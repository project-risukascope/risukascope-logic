==> flow/design.v <==
module chart_unit(
    input  wire clk,
    input  wire reset_n,
    input  wire [11:0] dy,
    input  wire        [5:0]  kx,
    input  wire        [5:0]  bx,
    input  wire signed [5:0]  ky,
    input  wire signed [10:0] by,
    input  wire [15:0] color_0,
    input  wire [15:0] color_1,
    input  wire        waterfall,
    output wire [11:0] dx,
    output wire [15:0] pixel,
    output wire        pixel_wr,
    output wire        [11:0] buff_addr,
    input  wire signed [15:0] buff_data,
    input  wire        start,
    output reg         done
);
    reg  [9:0] x;
    reg        stat;
    reg        done_0, done_1;
    localparam STAT_IDLE = 2'b00;
    localparam STAT_RUN  = 2'b01;
    always @(posedge clk, negedge reset_n) begin
        if(!reset_n) begin
            x      <= 0;
            done_0 <= 1'b0;
            done_1 <= 1'b0;
            done   <= 1'b0;
            stat   <= 0;      
        end
        else begin
            case(stat)
            STAT_IDLE:begin
                if(start)
                    stat <= STAT_RUN;
            end
            STAT_RUN:begin
                if(x == 1023) begin
                    x      <= 0;
                    stat   <= STAT_IDLE;
                end
                else
                    x <= x + 1;
            end
            endcase
            done_0 <= (x == 1023);
            done_1 <= done_0;
            done   <= done_1;
        end
    end
    assign buff_addr = x;
    reg  [8:0]  x_op;
    reg  [14:0] x_prop;
    reg  [10:0] x_map;
    always @(posedge clk, negedge reset_n) begin
        if(!reset_n) begin
            x_op   <= 9'd0;
            x_prop <= 15'd0;
            x_map  <= 11'd0;
        end
        else begin
            x_op   <= x[9:1];
            x_prop <= x_op * kx;
            x_map  <= x_prop[14:4];
        end
    end
    assign dx = x_map;
    wire signed [8:0]  y_op = buff_data >>> 7;
    reg  signed [14:0] y_prop;
    wire signed [10:0] y_prop_sh = y_prop >>> 4;
    reg  signed [9:0]  y_map; 
    wire signed [10:0] y_map_u_0 = y_map + (1 << 9);
    wire        [9:0]  y_map_u   = y_map_u_0[9:0];
    always @(posedge clk, negedge reset_n) begin
        if(!reset_n) begin
            y_prop <= 14'd0;
            y_map  <= 11'd0;
        end
        else begin
            y_prop <= ky * y_op;
            y_map  <= (y_prop_sh + by) >>> 2;
        end
    end
    assign pixel_wr = waterfall ? 1'b1 : ((y_map_u) == dy);
    wire signed [4:0] r0 = color_0[4:0];
    wire signed [4:0] b0 = color_0[10:5];
    wire signed [4:0] g0 = color_0[15:10];
    wire signed [4:0] r1 = color_1[4:0];
    wire signed [4:0] b1 = color_1[9:5];
    wire signed [4:0] g1 = color_1[15:10];
    reg  signed [14:0] r_prop, b_prop;
    reg  signed [14:0] g_prop;
    wire signed [4:0]  r_prop_trim = r_prop[14:10];
    wire signed [4:0]  b_prop_trim = b_prop[14:10];
    wire signed [5:0]  g_prop_trim = g_prop[14:9];
    reg  signed [4:0]  r_map, b_map;
    reg  signed [5:0]  g_map;
    always @(posedge clk, negedge reset_n) begin
        if(!reset_n) begin
            r_prop <= 5'd0;
            b_prop <= 5'd0;
            g_prop <= 6'd0;
            r_map  <= 5'd0;
            b_map  <= 5'd0;
            g_map  <= 6'd0;
        end
        else begin
            r_prop <= r1 * y_op;
            b_prop <= b1 * y_op;
            g_prop <= g1 * y_op;
            r_map  <= (r_prop_trim + r0 + (1 << 4));
            b_map  <= (b_prop_trim + b0 + (1 << 4));
            g_map  <= (g_prop_trim + g0 + (1 << 5));
        end
    end
    assign pixel = {r_map, b_map, g_map};
endmodule
=== From RTL to reports: chart_unit ===
What the tools print for chart_unit, step after step.
Line numbers count from 1 in the design file above.
Operators carry their Yosys type and port widths (W data, S select, Z words).
Not given: n/a

* Design top: chart_unit
* Clock input: clk
* Cell library: sky130hd
* Corner: tt_025C_1v80

=== Elaborated design ===
Yosys after proc, flatten, opt, wreduce and memory -nomap, before mapping. Enables and synchronous resets that opt folds into registers are not counted as muxes. Memory bits, and registers merged into a memory's read port (data or address), are not among the register bits. Print and check cells are not counted. Equal cells are merged and count once.

* Register bits: 131
* Input port bits: 93
* Output and inout port bits: 42

* Add/subtract/negate cells: 9
* Multipliers: 5
* Equal/unequal tests: 2
* Muxes and demuxes: 5
* Bitwise gates (word level): 1

{| class="wikitable"
|+ Operators with widths
! operator !! count
|-
| $mul A5 B9 Y14 || 3
|-
| $mul A6 B9 Y15 || 1
|-
| $mul A9 B6 Y15 || 1
|-
| $eq A10 B12 Y1 || 1
|-
| $add A11 B11 Y11 || 1
|-
| $add A10 B1 Y10 const B || 1
|-
| $eq A10 B10 Y1 const B || 1
|-
| $add A4 B5 Y5 || 2
|-
| $add A5 B5 Y5 const B || 2
|-
| $add A9 B10 Y10 const B || 1
|-
| $mux W10 || 1
|-
| $add A5 B5 Y6 || 1
|-
| $add A6 B6 Y6 const B || 1
|-
| $mux W1 || 3
|-
| $pmux W1 S2 || 1
|-
| $not A1 Y1 || 1
|}

=== Longest topological paths ===
Longest topological path by Yosys (ltp), each cell counted once; first at word level (registers and memories cut), then after technology mapping (sequential cells cut; the memories' decode and read muxes count).

* Word-level depth: 3
* ABC_AREA: 1
* Mapped depth: 20
* Gate-level depth less buffers: 19

=== Synthesis result ===
The flow's flattened synthesis, as Yosys stat reports it; memories are mapped. The netlist is that of the ABC_AREA named above (0 if unset); the other value can give another one.
The area totals of this step are shown rounded.

{| class="wikitable"
|+ Cell types
! cell !! count
|-
| sky130_fd_sc_hd__fa_1 || 154
|-
| sky130_fd_sc_hd__dfrtp_1 || 94
|-
| sky130_fd_sc_hd__inv_1 || 461
|-
| sky130_fd_sc_hd__ha_1 || 137
|-
| sky130_fd_sc_hd__nand2_1 || 405
|-
| sky130_fd_sc_hd__xor2_1 || 41
|-
| sky130_fd_sc_hd__nor2_1 || 84
|-
| sky130_fd_sc_hd__a21oi_1 || 48
|-
| sky130_fd_sc_hd__nand3_1 || 43
|-
| sky130_fd_sc_hd__o21ai_0 || 33
|-
| sky130_fd_sc_hd__xnor2_1 || 18
|-
| sky130_fd_sc_hd__clkbuf_1 || 29
|-
| sky130_fd_sc_hd__nand4_1 || 13
|-
| sky130_fd_sc_hd__buf_4 || 9
|-
| sky130_fd_sc_hd__o21bai_1 || 7
|-
| sky130_fd_sc_hd__nand2_2 || 7
|-
| sky130_fd_sc_hd__nand3b_1 || 5
|-
| sky130_fd_sc_hd__nor3_1 || 7
|}

Not listed: further types 23, cells in them 46.

* Standard cells after synthesis: 1,641
* Mapped area: 12,600 um^2
* Flip-flops: 94
* Buffer cells: 43

=== Timing after synthesis ===
Source: OpenSTA report_checks on the synthesized netlist (no wires, ideal clock, input and output delay 20% of the period each), path of least setup slack; recovery checks are left aside. Register names are those of the netlist, which keeps one name where synthesis merged equal registers.

* Path type: input-to-reg
* From: input buff_data[8]
* To: register y_prop[12]
* Period: 9.44 ns
* External input delay: 1.888 ns
* Setup time: 0.079 ns
* Time at the first pin: 1.888 ns
* Data arrival time: 5.310 ns
* Required time: 9.361 ns
* Slack: 4.051 ns
* Path delay: 3.501 ns
* Stages on the path: 14
* Buffers on the path: 2
* Synthesis period reached: 5.389 ns

"path delay" is the arrival time less input delay plus setup time.
"stages on the path" counts driving pins, that of a launching flip-flop among them; a cell with two outputs on the path counts twice.
"synthesis period reached" = period - worst setup slack (recovery checks aside). The figure is calculated, with input and output delays left at 20% of the set period.
Between the ends stands the longest chain of elaborated cells between them, by number of cells; it is not shown to be the way that was timed. Of several equally long chains one is given.
A line is the first line of the expression or statement that the cell stems from. Yosys adds cells for indexed reads and writes and turns some case tables into memories.

* Path through: sky130_fd_sc_hd__buf_6 sky130_fd_sc_hd__clkbuf_1 sky130_fd_sc_hd__nand2_1 sky130_fd_sc_hd__fa_1 sky130_fd_sc_hd__fa_1 sky130_fd_sc_hd__fa_1 sky130_fd_sc_hd__inv_1 sky130_fd_sc_hd__fa_1 sky130_fd_sc_hd__inv_1 sky130_fd_sc_hd__fa_1 sky130_fd_sc_hd__o21ai_1 sky130_fd_sc_hd__nand3_1 sky130_fd_sc_hd__nand2_1 sky130_fd_sc_hd__xor2_1
* Cells in the longest elaborated chain: 1

{| class="wikitable"
|+ Ends and longest elaborated chain, after synthesis
! element !! RTL line !! source
|-
| from (decl) || 16 || <nowiki>input  wire signed [15:0] buff_data,</nowiki>
|-
| $mul A6 B9 Y15 || 82 || <nowiki>y_prop <= ky * y_op;</nowiki>
|-
| to (assign) || 78 || <nowiki>y_prop <= 14'd0;</nowiki>
|-
| to (assign) || 82 ||
|-
| to (decl) || 71 || <nowiki>reg  signed [14:0] y_prop;</nowiki>
|}

=== Timing after layout ===
Path of least setup slack in the final report of entry A (OpenROAD, finished layout, wires in). Where an end is a register, its clock arrival counts in the times.

* Path type: input-to-reg
* From: input buff_data[15]
* To: register y_prop[13]
* Period: 5.17 ns
* External input delay: 1.03 ns
* Setup time: 0.12 ns
* Time at the first pin: 1.03 ns
* Data arrival time: 4.99 ns
* Required time: 5.42 ns
* Slack: 0.43 ns
* Stages on the path: 16
* Buffers on the path: 1

Between the ends stands the longest chain of elaborated cells between them, by number of cells; it is not shown to be the way that was timed. Of several equally long chains one is given.

* Path through: sky130_fd_sc_hd__clkdlybuf4s50_1 sky130_fd_sc_hd__nand2_1 sky130_fd_sc_hd__inv_1 sky130_fd_sc_hd__fa_1 sky130_fd_sc_hd__inv_1 sky130_fd_sc_hd__fa_1 sky130_fd_sc_hd__inv_1 sky130_fd_sc_hd__fa_1 sky130_fd_sc_hd__ha_1 sky130_fd_sc_hd__ha_1 sky130_fd_sc_hd__nand2_1 sky130_fd_sc_hd__nand2_1 sky130_fd_sc_hd__o21ai_0 sky130_fd_sc_hd__nand3_1 sky130_fd_sc_hd__nand2_1 sky130_fd_sc_hd__nand2_1
* Cells in the longest elaborated chain: 1

{| class="wikitable"
|+ Ends and longest elaborated chain, after layout
! element !! RTL line !! source
|-
| from (decl) || 16 || <nowiki>input  wire signed [15:0] buff_data,</nowiki>
|-
| $mul A6 B9 Y15 || 82 || <nowiki>y_prop <= ky * y_op;</nowiki>
|-
| to (assign) || 78 || <nowiki>y_prop <= 14'd0;</nowiki>
|-
| to (assign) || 82 ||
|-
| to (decl) || 71 || <nowiki>reg  signed [14:0] y_prop;</nowiki>
|}

Record of 2 stored runs of the RTL-to-layout flow on chart_unit, platform sky130hd. The runs are unordered. Constraints: input delay and output delay 20% of the set period each, output load 0.01 pF.
"clock period reached" = clock period - worst setup slack. The figure is calculated, with input and output delays left at 20% of the set period.
"time on the worst setup path" = time allowed to the worst setup path (clock period - input delay - output delay, where it has them) - its slack; a late launch clock adds to it, a late capture clock takes from it.
By "power consumption" is meant OpenSTA's value without simulated activity: inputs other than the clock are taken to toggle once in ten clock periods, and the tool carries that through the logic.
The measured numbers are rounded.

=== Entry A ===
{| class="wikitable"
! Setting !! Value
|-
| period_ns || 5.17
|-
| CORE_UTILIZATION || 28
|-
| PLACE_DENSITY_LB_ADDON || 0.03
|-
| CORE_ASPECT_RATIO || 0.97
|-
| CELL_PAD_IN_SITES_GLOBAL_PLACEMENT || 0
|-
| CELL_PAD_IN_SITES_DETAIL_PLACEMENT || 2
|-
| TNS_END_PERCENT || 90
|-
| ABC_AREA || 1
|-
| CAP_MARGIN || 30
|-
| SLEW_MARGIN || 30
|-
| CORE_MARGIN || 2
|-
! Result !! Value
|-
| Power consumption || 4.771 mW
|-
| Die footprint || 46,700 um^2
|-
| Post-layout utilization || 33.7 %
|-
| Clock period reached || 4.738 ns
|-
| Standard-cell area after routing || 14,980 um^2
|-
| Post-synthesis cell area || 12,600 um^2
|-
| Worst hold slack in the final report || 0.350 ns
|-
| Worst setup slack after layout || 0.432 ns
|-
| Time on the worst setup path || 3.70 ns
|-
| Worst setup path type || input-to-reg
|-
| Post-route setup TNS || 0.000 ns
|}

=== Entry B ===
{| class="wikitable"
! Setting !! Value
|-
| period_ns || 5.35
|-
| CAP_MARGIN || 20
|-
| CORE_MARGIN || 2
|-
| CORE_UTILIZATION || 40
|-
| SLEW_MARGIN || 20
|-
! Result !! Value
|-
| Power consumption || 5.112 mW
|-
| Die footprint || 29,200 um^2
|-
| Post-layout utilization || 48.2 %
|-
| Clock period reached || 4.941 ns
|-
| Standard-cell area after routing || 13,330 um^2
|-
| Post-synthesis cell area || 11,140 um^2
|-
| Worst hold slack in the final report || 0.350 ns
|-
| Worst setup slack after layout || 0.409 ns
|-
| Time on the worst setup path || 3.87 ns
|-
| Worst setup path type || input-to-reg
|-
| Post-route setup TNS || 0.000 ns
|}
