==> flow/design.v <==
module auto_spi(
    input  wire clk,
    input  wire reset_n,
    input  wire ce,
    output wire       sclk,
    input  wire       miso,
    output reg        mosi,
    output reg        ss,
    input  wire [7:0]  naddr,
    output reg  [31:0] nwdata,
    output reg  [31:0] nrdata,
    input  wire        nwrite,
    input  wire        nuser,
    input  wire        nvalid,
    output wire        nready,
    input  wire [31:0] haddr,
    input  wire [2:0]  hburst,
    input  wire [3:0]  hprot,
    input  wire [2:0]  hsize,
    input  wire [1:0]  htrans,
    input  wire [31:0] hwdata,
    input  wire        hwrite,
    output reg  [31:0] hrdata,
    output reg         hreadyout,
    output reg         hresp,
    input  wire        hsel,
    output wire        interrupt
);
    reg  [31:0] reg_ctrl;
    reg  [31:0] reg_stat;
    reg  [31:0] reg_prec;
    reg  [31:0] reg_fifo_addr;
    reg  [31:0] reg_ctrl_aux;
    reg  [31:0] tx_fifo[0:7];
    reg  [31:0] rx_fifo[0:7];
    task reg_read_ahb(
        input  [15:0] addr,
        output [31:0] data
    );
    begin
        casex(addr[15:2])
            'h01:data <= reg_ctrl;
            'h02:data <= reg_stat;
            'h03:data <= reg_prec;
            'h1x:data <= rx_fifo[addr[5:2]];        
        endcase
    end
    endtask
    task reg_write_ahb(
        input  [15:0] addr,
        input  [31:0] data
    );
    begin
        casex(addr[15:2])
            'h01:reg_ctrl           <= data;
            'h02:reg_stat           <= data;
            'h03:reg_prec           <= data;
            'h2x:tx_fifo[addr[5:2]] <= data;
        endcase
    end
    endtask
    reg  [31:0] haddr_last;
    reg         hwrite_last;
    reg  [31:0] hwdata_last;
    localparam  AHB_IDLE  = 2'b00;
    localparam  AHB_READ  = 2'b01;
    localparam  AHB_WRITE = 2'b10;
    reg  [1:0]  ahb_stat;
    always @(posedge clk, negedge reset_n) begin
        if(!reset_n) begin
            ahb_stat <= AHB_IDLE;
        end
        else begin
        if(ce) begin
            if(hsel) begin
                case(ahb_stat)
                AHB_IDLE, AHB_READ:begin
                end
                AHB_WRITE:begin
                    reg_write_ahb(haddr_last, hwdata_last);
                end
                endcase
                if(hwrite) begin
                    haddr_last  <= haddr;
                    hwrite_last <= hwrite;
                    hwdata_last <= hwdata;
                    ahb_stat <= AHB_WRITE;
                end
                else begin
                    reg_read_ahb(haddr, hrdata);
                    ahb_stat <= AHB_READ;
                end
            end
            else begin
                ahb_stat <= AHB_IDLE;
            end
        end
    end
    end
    task reg_read_nat(
        input  [15:0] addr,
        output [31:0] data
    );
    begin
        casex(addr[15:2])
            'h01:data <= reg_ctrl_aux;
            'h1x:data <= rx_fifo[addr[5:2]];
        endcase
    end
    endtask
    task reg_write_nat(
        input  [15:0] addr,
        input  [31:0] data
    );
    begin
        casex(addr[15:2])
            'h01:reg_ctrl_aux       <= data;
            'h2x:tx_fifo[addr[5:2]] <= data;
        endcase
    end
    endtask
    localparam NAT_IDLE = 2'b00;         
    localparam NAT_READ = 2'b01;
    reg [1:0] nat_stat;
    always @(posedge clk, negedge reset_n) begin
        if(!reset_n) begin
            nat_stat <= NAT_IDLE;
        end
        else begin
        if(ce) begin
            case(nat_stat)
            NAT_IDLE:begin
                if(nwrite & nvalid & nready)
                    reg_write_nat(naddr, nwdata);
                else begin
                    if(nvalid) begin
                        reg_read_nat(naddr, nrdata);
                        nat_stat <= NAT_READ;
                    end
                end
            end
            NAT_READ:begin
                if(nvalid && nready)
                    nat_stat <= NAT_IDLE;
            end
            endcase
        end
        end
    end
    assign nready = (~((~nwrite) & (nat_stat == NAT_IDLE))) & (ahb_stat == AHB_IDLE);
    wire [4:0]  spi_bits_word     = reg_ctrl[12:8];
    wire [4:0]  spi_word_interval = reg_ctrl[23:16];
    wire [2:0]  spi_words         = reg_ctrl[28:26];
    wire        spi_auto_enable   = reg_ctrl[3];
    wire        spi_start         = reg_ctrl[1];
    wire [15:0] spi_prec_cycles   = reg_prec[15:0];
    localparam SPI_IDLE = 3'd0;
    localparam SPI_BIT  = 3'd1;
    localparam SPI_NEXT = 3'd2;
    localparam SPI_WAIT = 3'd3;
    localparam SPI_DONE = 3'd4;
    reg  [2:0]  spi_stat;
    reg  [4:0]  bit_count;
    reg  [2:0]  word_count;
    reg  [15:0] prec_count;
    reg  [4:0]  wait_count;
    always @(posedge clk, negedge reset_n) begin
        if(!reset_n) begin
            spi_stat <= SPI_IDLE;
            mosi <= 1'b0;
            ss   <= 1'b0;
            bit_count  <= 5'd0;
            word_count <= 3'd0;
            prec_count <= 15'd0;
            wait_count <= 5'd0;
        end
        else begin
        if(ce) begin
            case(spi_stat)
            SPI_IDLE:begin
                if(spi_start || nuser) begin
                    spi_stat <= SPI_BIT;
                    bit_count  <= spi_bits_word;
                    word_count <= spi_words;
                    prec_count <= spi_prec_cycles;
                end
            end
            SPI_BIT:begin
                if(prec_count == 0) begin 
                    if(bit_count == 0)
                        spi_stat <= SPI_NEXT;
                    else
                        bit_count = bit_count - 1;
                    mosi <= tx_fifo[word_count][bit_count];
                    rx_fifo[word_count][bit_count] <= miso;
                end
                else
                    prec_count = prec_count - 1;
            end
            SPI_NEXT:begin
                if(word_count == 0) begin
                    spi_stat   <= SPI_DONE;
                end
                else begin
                    bit_count  <= spi_bits_word;
                    word_count <= word_count - 1;
                    spi_stat   <= SPI_WAIT;
                end
            end
            SPI_WAIT:begin
                if(spi_word_interval == 0)
                    spi_stat <= SPI_BIT;
                else begin
                    if(prec_count == 0) begin 
                        if(wait_count == 0)
                            spi_stat <= SPI_BIT;
                        else
                            wait_count = wait_count - 1;
                    end
                    else
                        prec_count = prec_count - 1;
                end
            end
            SPI_DONE:begin
                spi_stat <= SPI_IDLE;
            end
            endcase
        end
        end
    end
    assign sclk = prec_count > {1'b0, prec_count[15:1]};
    always @(posedge clk) begin
        if((!(nwrite & nvalid & nready)) && (!hsel)) begin
            if(!(spi_stat == SPI_IDLE))
                reg_stat[0] <= 1'b1;     
            if(spi_stat == SPI_DONE)
                reg_stat[1] <= 1'b1;     
        end
    end
    assign interrupt = reg_ctrl[2] && (spi_stat == SPI_DONE);
endmodule
Tool chain data of auto_spi
The steps from the RTL of auto_spi to its reports follow in flow order.
Lines are those of the file above, counted from 1.
{"block": "design", "top_module": "auto_spi", "clock": "clk", "cell_library": "sky130hd", "corner": "tt_025C_1v80"}

After elaboration
Yosys after proc, flatten, opt, wreduce and memory -nomap, before mapping. Print and check cells are not counted. Equal cells are merged and count once.
{"block": "bits", "out_inout_bits": 103, "regBits": 706, "input_bits": 93, "elab_cells": 166}
{"block": "classes", "n_addsub": 4, "equal": 41, "mux": 33, "shifts": 1, "logic": 10, "cmp": 1, "reduce_and_logical": 46}
{"block": "ops", "operator": "parallel mux 32 bit (select 8 bit)", "n": 1}
{"block": "ops", "operator": "AND reduction 6 bit", "n": 16}
{"block": "ops", "operator": "2-to-1 mux 32 bit", "n": 3}
{"block": "ops", "operator": "parallel mux 16 bit (select 3 bit)", "n": 1}
{"block": "ops", "operator": "2-to-1 mux 16 bit", "n": 3}
{"block": "ops", "operator": "== test 3 bit (second input constant)", "n": 13}
{"block": "ops", "operator": "2-to-1 mux 5 bit", "n": 7}
{"block": "ops", "operator": "variable part select 32 x 5 -> 1 bit", "n": 1}
{"block": "ops", "operator": "AND reduction 5 bit", "n": 6}
{"block": "ops", "operator": "2-to-1 mux 3 bit", "n": 9}
{"block": "ops", "operator": "== test 3 x 2 -> 1 bit (second input constant)", "n": 8}
{"block": "ops", "operator": "subtractor 16 x 1 -> 16 bit (second input constant)", "n": 1}
{"block": "ops", "operator": "greater-than comparator 16 x 15 -> 1 bit", "n": 1}
{"block": "ops", "operator": "zero test 16 bit", "n": 1}
{"block": "ops", "operator": "!= test 2 bit (second input constant)", "n": 8}
{"block": "ops", "operator": "AND reduction 4 bit", "n": 4}
{"block": "ops", "operator": "zero test 5 bit", "n": 3}
{"block": "ops", "operator": "parallel mux 5 bit (select 3 bit)", "n": 1}
{"block": "ops", "operator": "parallel mux 3 bit (select 5 bit)", "n": 1}
{"block": "ops", "operator": "== test 14 x 1 -> 1 bit (second input constant)", "n": 1}
{"block": "ops", "operator": "== test 14 x 2 -> 1 bit (second input constant)", "n": 1}
{"block": "ops", "operator": "== test 3 x 1 -> 1 bit (second input constant)", "n": 4}
{"block": "ops", "operator": "zero test 3 bit", "n": 4}
{"block": "ops", "operator": "== test 10 x 2 -> 1 bit (second input constant)", "n": 1}
{"block": "ops", "operator": "subtractor 5 x 1 -> 5 bit (second input constant)", "n": 2}
{"block": "ops", "operator": "2-to-1 mux 2 bit", "n": 5}
{"block": "ops", "operator": "AND reduction 7 bit", "n": 1}
{"block": "ops", "operator": "inverter 1 bit", "n": 6}
Not listed: further kinds 14, cells in them 23.

Logic depth
Longest topological path by Yosys (ltp), each cell counted once; first at word level (registers and memories cut), then after technology mapping (sequential cells cut; the memories' decode and read muxes count).
{"block": "logic_depth", "word_depth": 7, "ABC_AREA": 0, "mapped_depth": 8}

After synthesis
Yosys stat after the flow's synthesis: flattened, memories mapped to cells. It holds for the ABC_AREA given above (unset counts as 0); a run with the other value may have another netlist.
{"block": "types", "cell_type": "sky130_fd_sc_hd__edfxtp_1", "n": 69}
{"block": "types", "cell_type": "sky130_fd_sc_hd__dfrtp_1", "n": 35}
{"block": "types", "cell_type": "sky130_fd_sc_hd__buf_4", "n": 101}
{"block": "types", "cell_type": "sky130_fd_sc_hd__ha_1", "n": 41}
{"block": "types", "cell_type": "sky130_fd_sc_hd__inv_1", "n": 36}
{"block": "types", "cell_type": "sky130_fd_sc_hd__a21oi_1", "n": 25}
{"block": "types", "cell_type": "sky130_fd_sc_hd__nor2_1", "n": 31}
{"block": "types", "cell_type": "sky130_fd_sc_hd__o21ai_0", "n": 22}
{"block": "types", "cell_type": "sky130_fd_sc_hd__dfstp_2", "n": 3}
{"block": "types", "cell_type": "sky130_fd_sc_hd__nand2_1", "n": 21}
{"block": "types", "cell_type": "sky130_fd_sc_hd__a31oi_1", "n": 11}
{"block": "types", "cell_type": "sky130_fd_sc_hd__nand3_1", "n": 10}
{"block": "types", "cell_type": "sky130_fd_sc_hd__a2bb2oi_1", "n": 5}
{"block": "types", "cell_type": "sky130_fd_sc_hd__o22ai_1", "n": 7}
{"block": "types", "cell_type": "sky130_fd_sc_hd__mux2i_1", "n": 4}
{"block": "types", "cell_type": "sky130_fd_sc_hd__nor4_1", "n": 6}
{"block": "types", "cell_type": "sky130_fd_sc_hd__xnor2_1", "n": 4}
{"block": "types", "cell_type": "sky130_fd_sc_hd__nor2b_1", "n": 5}
Other cell types: 45; their cells: 79.
{"block": "synth_totals", "buffers": 112, "area_um2": 5829.3, "seq_area_um2": 3026.7, "ffs": 107, "mapped_cells": 515}

Timing after synthesis
Path of least setup slack by OpenSTA after synthesis, without wires, with an ideal clock, recovery checks aside; 20% of the period is set as input and as output delay. Where synthesis merged equal registers, the netlist keeps one of their names.
{"block": "synth_timing", "path_type": "input to register", "startpoint": "input ce", "endpoint": "register haddr_last[10]", "launch_ps": 612, "stages": 3, "period_ps": 3060, "arrival_ps": 2544, "delay_ps": 2366, "setup_time_ps": 434, "required_ps": 2626, "path_slack_ps": 82, "in_delay_ps": 612, "period_less_setup_slack_ps": 2978}
"delay_ps" = arrival - input delay + setup time.
"stages": output pins that drive a net of the path, with the launching flip-flop's if there is one; two outputs of one cell count as two.
"period_less_setup_slack_ps" is the clock period less the worst setup slack; recovery checks do not enter. This is arithmetic on one report: input and output delays are still those of the set period (20% each).
Between the ends stands the longest chain of elaborated cells between them, by number of cells; it is not shown to be the way that was timed. Of several equally long chains one is given.
Each line given opens the expression or statement behind the cell; cells for indexed reads and writes are added by Yosys, which also makes memories of some case tables.
{"block": "synth_via", "cell_sequence": "sky130_fd_sc_hd__clkbuf_1 -> sky130_fd_sc_hd__nand2_1 -> sky130_fd_sc_hd__nor2_1", "elab_chain_len": 1, "cells_between": 1, "lines_between": 0, "classes_between": "1 x reduce/logical"}
{"block": "synth_lines", "element": "start, declared", "line_no": 4, "text": "input  wire ce,"}
{"block": "synth_lines", "element": "AND reduction 4 bit"}
{"block": "synth_lines", "element": "end, assigned", "line_no": 84, "text": "haddr_last  <= haddr;"}

Timing after layout
From the final timing report of stored run 2: the path of least setup slack in the routed layout; clock arrival at registers is part of the times.
The path's times are printed in steps of 10 ps; the period is the one set.
{"block": "layout_timing", "path_type": "register to output", "startpoint": "register prec_count[7]", "endpoint": "output sclk", "required_ps": 2120, "launch_ps": 350, "arrival_ps": 2280, "path_slack_ps": -160, "output_delay_ps": 530, "period_ps": 2650, "stages": 8}
Between the ends stands the longest chain of elaborated cells between them, by number of cells; it is not shown to be the way that was timed. Of several equally long chains one is given.
At most two assigning lines are given for a register; there are more.
{"block": "layout_via", "cell_sequence": "sky130_fd_sc_hd__dfrtp_1 -> sky130_fd_sc_hd__inv_2 -> sky130_fd_sc_hd__ha_4 -> sky130_fd_sc_hd__or4_4 -> sky130_fd_sc_hd__buf_4 -> sky130_fd_sc_hd__nor3_1 -> sky130_fd_sc_hd__a31oi_1 -> sky130_fd_sc_hd__buf_4", "elab_chain_len": 1, "cells_between": 1, "lines_between": 1, "classes_between": "1 x compare"}
{"block": "layout_lines", "element": "start, declared", "line_no": 165, "text": "reg  [15:0] prec_count;"}
{"block": "layout_lines", "element": "start, assigned", "line_no": 185, "text": "prec_count <= spi_prec_cycles;"}
{"block": "layout_lines", "element": "start, assigned", "line_no": 198, "text": "prec_count = prec_count - 1;"}
{"block": "layout_lines", "element": "greater-than comparator 16 x 15 -> 1 bit", "line_no": 231, "text": "assign sclk = prec_count > {1'b0, prec_count[15:1]};"}
{"block": "layout_lines", "element": "end, declared", "line_no": 5, "text": "output wire       sclk,"}

Hand-over note for auto_spi

Settings and measured results of 2 stored flow runs for module auto_spi (sky130hd), not sorted in any way. The constraints put input and output delay at 20% of the set period each and load the outputs with 0.01 pF.
"period_reached_ps" = clock period - worst setup slack. The figure is calculated, with input and output delays left at 20% of the set period.
"worst_path_ps" = time allowed to the worst setup path (clock period - input delay - output delay, where it has them) - its slack; a late launch clock adds to it, a late capture clock takes from it.
By "power.total_mw" is meant OpenSTA's value without simulated activity: inputs other than the clock are taken to toggle once in ten clock periods, and the tool carries that through the logic.
"worst_path_ps" is known to 10 ps.

Stored run 1
==> flow/run.sh <==
#!/bin/bash
# the make line also repeats the synthesis and layout settings of config.mk as NAME=value (left out here)
make -C /OpenROAD-flow-scripts/flow DESIGN_CONFIG=/design/flow/config.mk WORK_HOME=/design/flow/orfs CLKGATE_MAP_FILE= finish
==> flow/config.mk <==
export PLATFORM = sky130hd
export DESIGN_NAME = auto_spi
export DESIGN_NICKNAME = auto_spi
export VERILOG_FILES = /design/flow/design.v
export SDC_FILE = /design/flow/constraint.sdc
export NUM_CORES = 4
export LEC_CHECK = 0
export CAP_MARGIN = 15
export CELL_PAD_IN_SITES_DETAIL_PLACEMENT = 2
export CELL_PAD_IN_SITES_GLOBAL_PLACEMENT = 0
export CORE_MARGIN = 2
export CORE_UTILIZATION = 64
export CTS_CLUSTER_DIAMETER = 381
export MAX_ROUTING_LAYER = met5
export PLACE_DENSITY_LB_ADDON = 0.1
export SLEW_MARGIN = 20
export TNS_END_PERCENT = 60
==> flow/constraint.sdc <==
create_clock -name core_clock -period 3.92 [get_ports {clk}]
set_input_delay 0.7840 -clock core_clock [delete_from_list [all_inputs] [get_ports {clk}]]
set_output_delay 0.7840 -clock core_clock [all_outputs]
set_load 0.01 [all_outputs]

==> results of stored run 1, as JSON <==
{
  "outcome": "no final report: placement broke off with DPL-0033"
}

Stored run 2
==> flow/run.sh <==
#!/bin/bash
# the make line also repeats the synthesis and layout settings of config.mk as NAME=value (left out here)
make -C /OpenROAD-flow-scripts/flow DESIGN_CONFIG=/design/flow/config.mk WORK_HOME=/design/flow/orfs CLKGATE_MAP_FILE= finish
==> flow/config.mk <==
export PLATFORM = sky130hd
export DESIGN_NAME = auto_spi
export DESIGN_NICKNAME = auto_spi
export VERILOG_FILES = /design/flow/design.v
export SDC_FILE = /design/flow/constraint.sdc
export NUM_CORES = 4
export LEC_CHECK = 0
export CAP_MARGIN = 20
export CELL_PAD_IN_SITES_DETAIL_PLACEMENT = 1
export CORE_MARGIN = 10
export CORE_UTILIZATION = 23
export CTS_CLUSTER_SIZE = 39
export GPL_ROUTABILITY_DRIVEN = 1
export PLACE_DENSITY = 0.7
export SLEW_MARGIN = 30
==> flow/constraint.sdc <==
create_clock -name core_clock -period 2.65 [get_ports {clk}]
set_input_delay 0.5300 -clock core_clock [delete_from_list [all_inputs] [get_ports {clk}]]
set_output_delay 0.5300 -clock core_clock [all_outputs]
set_load 0.01 [all_outputs]

==> results of stored run 2, as JSON <==
{
  "power.total_mw": 5.154,
  "die_area_um2": 32112.6,
  "period_reached_ps": 2814,
  "total_negative_slack_ps": -164,
  "worst_path_ps": 2280,
  "timing.worst_path_kind": "register to output",
  "setup_ws_ps": -164,
  "layout_stdcell_area_um2": 7019.2,
  "yosys.chip_area_um2": 5829.3
}

End of note.
